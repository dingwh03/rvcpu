==> flow/design.v <==
`timescale 1ns / 1ns
module gpio(
    input               clk,
    input               rst,
    input   [63:0]      addr,         
    input   [2:0]       rd_ctrl,      
    input   [2:0]       wr_ctrl,      
    input   [63:0]      data_in,      
    output reg [63:0]   data_out,     
    output reg          valid         
);
reg [63:0] gpio_data;  
always @(*) begin
    valid = 1'b0;
    data_out = 64'b0;
    if (rd_ctrl != 3'b000) begin
        valid = 1'b1;   
        case (rd_ctrl)
            3'b001: data_out = {{56{1'b0}}, gpio_data[7:0]};     
            3'b011: data_out = {{48{1'b0}}, gpio_data[15:0]};    
            3'b101: data_out = gpio_data;                        
            default: data_out = 64'b0;
        endcase
    end
end
always @(posedge clk or posedge rst) begin
    if (rst) begin
        gpio_data <= 64'b0;
    end else if (wr_ctrl != 3'b000) begin
        case (wr_ctrl)
            3'b001: begin  
                case (addr[2:0])
                    3'b000: gpio_data[7:0]   <= data_in[7:0];
                    3'b001: gpio_data[15:8]  <= data_in[7:0];
                    3'b010: gpio_data[23:16] <= data_in[7:0];
                    3'b011: gpio_data[31:24] <= data_in[7:0];
                    3'b100: gpio_data[39:32] <= data_in[7:0];
                    3'b101: gpio_data[47:40] <= data_in[7:0];
                    3'b110: gpio_data[55:48] <= data_in[7:0];
                    3'b111: gpio_data[63:56] <= data_in[7:0];
                endcase
            end
            3'b011: gpio_data[31:0] <= data_in[31:0];   
            3'b100: gpio_data <= data_in;               
        endcase
    end
end
endmodule
# --- Reports on gpio ---
# Tool output for the design above, in the order of the flow.
# Lines are those of the file above, counted from 1.
# Library cell names are shortened.
inputs:
  top: "gpio"
  clk_port: "clk"
  library: "sky130hd"
  pvt_corner: "tt_025C_1v80"

# --- After elaboration ---
# Counts by Yosys on the flattened word-level netlist (proc, flatten, opt, wreduce; memories kept). Register bits leave out memories and registers merged into their read ports (data or address). Print and check cells are left out. Cells with the same type and inputs are merged into one.
classes:
  add_sub_neg: 0
  mul: 0
  div_mod_pow: 0
  n_cmp: 0
  equal: 21
  n_shift: 0
  mux: 19
  logic: 0
  reduce_and_logical: 14
ops:
  columns: ["operator", "n"]
  rows:
  - ["parallel mux 64 bit (select 3 bit)", 1]
  - ["parallel mux 8 bit (select 2 bit)", 8]
  - ["2-to-1 mux 64 bit", 1]
  - ["2-to-1 mux 8 bit", 8]
  - ["AND reduction 3 bit", 8]
  - ["equality test 3 bit (second input constant)", 6]
  - ["inequality test 2 bit (second input constant)", 8]
  - ["equality test 3 x 2 -> 1 bit (second input constant)", 4]
  - ["equality test 3 x 1 -> 1 bit (second input constant)", 3]
  - ["nonzero test 3 bit", 2]
  - ["nonzero test 2 bit", 2]
  - ["zero test 3 bit", 1]
  - ["OR reduction 2 bit", 1]
  - ["2-to-1 mux 1 bit", 1]
word_totals:
  ff_bits: 64
  latchBits: 0
  ram_bits: 0
  mem_bits_ro: 0
  clocked_rd_ports_x_width: 0
  n_memories: 0
  inputBits: 136
  elab_cells: 62

# --- Depth ---
# Longest topological path by Yosys (ltp), each cell counted once; first at word level (registers and memories cut), then after technology mapping (sequential cells cut; the memories' decode and read muxes count).
logic_depth:
  word_depth: 4
  ABC_AREA: 0
  ltp_mapped: 6

# --- After synthesis ---
# Yosys stat after the flow's synthesis: flattened, memories mapped to cells. It holds for the ABC_AREA given above (unset counts as 0); a run with the other value may have another netlist.
# The area totals of this step are shown rounded.
synth_totals:
  cells: 336
  synth_area_um2: 3786
  flip_flops: 64
types:
  columns: ["cell_type", "n", "type_area_um2"]
  rows:
  - ["dfrtp_1", 64, 1.6E+03]
  - ["mux2_2", 70, 788.256]
  - ["and2_1", 56, 350.336]
  - ["a2111oi_0", 24, 210.202]
  - ["a31oi_1", 24, 150.144]
  - ["o21ai_0", 24, 120.115]
  - ["clkbuf_1", 22, 82.579]
  - ["o41ai_4", 3, 82.579]
  - ["and3_1", 8, 50.048]
  - ["nand3_1", 8, 40.038]
  - ["buf_6", 3, 33.782]
  - ["mux2_4", 2, 30.029]
  - ["a211o_1", 3, 26.275]
  - ["o311ai_4", 1, 26.275]
  - ["and4bb_2", 2, 25.024]
  - ["o31ai_4", 1, 21.27]
  - ["buf_2", 4, 20.019]
  - ["and3b_1", 2, 17.517]
# Not listed: further types 12, cells in them 15.

# --- Worst setup path after synthesis ---
# OpenSTA on the mapped netlist: ideal clock, no wires. The path of least setup slack (recovery checks aside). Input and output delay are each 20% of the period. Register names are those of the netlist, which keeps one name where synthesis merged equal registers.
synth_timing:
  path_kind: "input to register"
  from: "input wr_ctrl[1]"
  to: "register gpio_data[32]"
  clock_period_ns: 2.25
  t_first_pin_ns: 0.450
  t_arrival_ns: 1.733
  path_slack_ns: 0.392
  path_delay_ns: 1.408
  driving_pins: 6
  n_path_buf: 3
  period_less_setup_slack_ns: 1.858
# "path_delay_ns" = arrival - input delay + setup time.
# "driving_pins" counts driving pins, that of a launching flip-flop among them; a cell with two outputs on the path counts twice.
# "period_less_setup_slack_ns" = period - worst setup slack (recovery checks aside). The figure is calculated, with input and output delays left at 20% of the set period.
# Between the ends stands the longest chain of elaborated cells between them, by number of cells; it is not shown to be the way that was timed. Of several equally long chains one is given.
# A line is the first line of the expression or statement that the cell stems from. Yosys adds cells for indexed reads and writes and turns some case tables into memories.
# A register here has more assigning lines than the two given.
synth_via:
  cell_sequence: "buf_6 > nor3b_1 > buf_2 > buf_2 > mux2_2 > mux2_2"
  elab_chain_len: 3
synth_rtl:
  columns: ["item", "line", "text"]
  rows:
  - ["start, declared", 7, "input   [2:0]       wr_ctrl,"]
  - ["equality test 3 x 1 -> 1 bit", 30, "case (wr_ctrl)"]
  - ["inequality test 2 bit", null, null]
  - ["AND reduction 3 bit", null, null]
  - ["end, assigned", 37, "3'b100: gpio_data[39:32] <= data_in[7:0];"]
  - ["end, assigned", 44, "3'b100: gpio_data <= data_in;"]
  - ["end, declared", 12, "reg [63:0] gpio_data;"]

# --- Worst path after layout ---
# Path of least setup slack in the final report of run 1 (OpenROAD, finished layout, wires in). Where an end is a register, its clock arrival counts in the times.
layout_timing:
  path_kind: "input to output"
  from: "input rd_ctrl[1]"
  to: "output data_out[58]"
  clock_period_ns: 1.88
  t_first_pin_ns: 0.38
  t_arrival_ns: 1.43
  path_slack_ns: 0.07
  driving_pins: 7
  n_path_buf: 5
# Between the ends stands the longest chain of elaborated cells between them, by number of cells; it is not shown to be the way that was timed. Of several equally long chains one is given.
layout_via:
  cell_sequence: "buf_12 > and3b_2 > buf_6 > clkbuf_16 > clkbuf_16 > and2_4 > buf_6"
  elab_chain_len: 3
layout_rtl:
  columns: ["item", "line", "text"]
  rows:
  - ["start, declared", 6, "input   [2:0]       rd_ctrl,"]
  - ["equality test 3 bit", 18, "case (rd_ctrl)"]
  - ["parallel mux 64 bit (select 3 bit)", 18, null]
  - ["2-to-1 mux 64 bit", 16, "if (rd_ctrl != 3'b000) begin"]
  - ["end, declared", 9, "output reg [63:0]   data_out,"]

--- measured runs ---
Design gpio on sky130hd. What follows are 2 stored runs of the flow, each under its own settings; their order means nothing. The constraints put input and output delay at 20% of the set period each and load the outputs with 0.01 pF.
"period_reached_ns" is the run's clock period less its worst setup slack. It is reckoned from that one timing run; input and output delays stay at 20% of the period that was set.
"power_total_mw" is the tool's figure for a default switching activity; nothing was simulated.
Measured values are rounded.

--- run 1 ---
==> flow/run.sh <==
#!/bin/bash
# the make line also repeats the synthesis and layout settings of config.mk as NAME=value (left out here)
make -C /OpenROAD-flow-scripts/flow DESIGN_CONFIG=/design/flow/config.mk WORK_HOME=/design/flow/orfs CLKGATE_MAP_FILE= finish
==> flow/config.mk <==
export PLATFORM = sky130hd
export DESIGN_NAME = gpio
export DESIGN_NICKNAME = gpio
export VERILOG_FILES = /design/flow/design.v
export SDC_FILE = /design/flow/constraint.sdc
export NUM_CORES = 4
export LEC_CHECK = 0
export CAP_MARGIN = 20
export CORE_MARGIN = 2
export CORE_UTILIZATION = 43
export GPL_ROUTABILITY_DRIVEN = 0
export GPL_TIMING_DRIVEN = 0
export MAX_ROUTING_LAYER = met4
export PLACE_DENSITY_LB_ADDON = 0.06
export SETUP_SLACK_MARGIN = 0.28
export SLEW_MARGIN = 15
export TNS_END_PERCENT = 75
==> flow/constraint.sdc <==
create_clock -name core_clock -period 1.88 [get_ports {clk}]
set_input_delay 0.3760 -clock core_clock [delete_from_list [all_inputs] [get_ports {clk}]]
set_output_delay 0.3760 -clock core_clock [all_outputs]
set_load 0.01 [all_outputs]

==> results, as YAML <==
results:
  layout_stdcell_area_um2: 6110
  die_area_um2: 9572
  synth_area_um2: 3786
  power_total_mw: 4.196
  timing.setup.ws_ns: 0.070
  total_negative_slack_ns: 0.000
  period_reached_ns: 1.810

--- run 2 ---
==> flow/run.sh <==
#!/bin/bash
# the make line also repeats the synthesis and layout settings of config.mk as NAME=value (left out here)
make -C /OpenROAD-flow-scripts/flow DESIGN_CONFIG=/design/flow/config.mk WORK_HOME=/design/flow/orfs CLKGATE_MAP_FILE= finish
==> flow/config.mk <==
export PLATFORM = sky130hd
export DESIGN_NAME = gpio
export DESIGN_NICKNAME = gpio
export VERILOG_FILES = /design/flow/design.v
export SDC_FILE = /design/flow/constraint.sdc
export NUM_CORES = 4
export LEC_CHECK = 0
export ABC_AREA = 1
export CAP_MARGIN = 15
export CELL_PAD_IN_SITES_DETAIL_PLACEMENT = 1
export CELL_PAD_IN_SITES_GLOBAL_PLACEMENT = 2
export CORE_ASPECT_RATIO = 1.05
export CORE_MARGIN = 8
export CORE_UTILIZATION = 64
export CTS_CLUSTER_SIZE = 56
export GPL_TIMING_DRIVEN = 0
export MAX_ROUTING_LAYER = met4
export MIN_ROUTING_LAYER = met2
export PLACE_DENSITY_LB_ADDON = 0.04
export SLEW_MARGIN = 20
==> flow/constraint.sdc <==
create_clock -name core_clock -period 3.35 [get_ports {clk}]
set_input_delay 0.6700 -clock core_clock [delete_from_list [all_inputs] [get_ports {clk}]]
set_output_delay 0.6700 -clock core_clock [all_outputs]
set_load 0.01 [all_outputs]

==> results, as YAML <==
outcome: "no results, placement failed with FLW-0024"
--- end ---
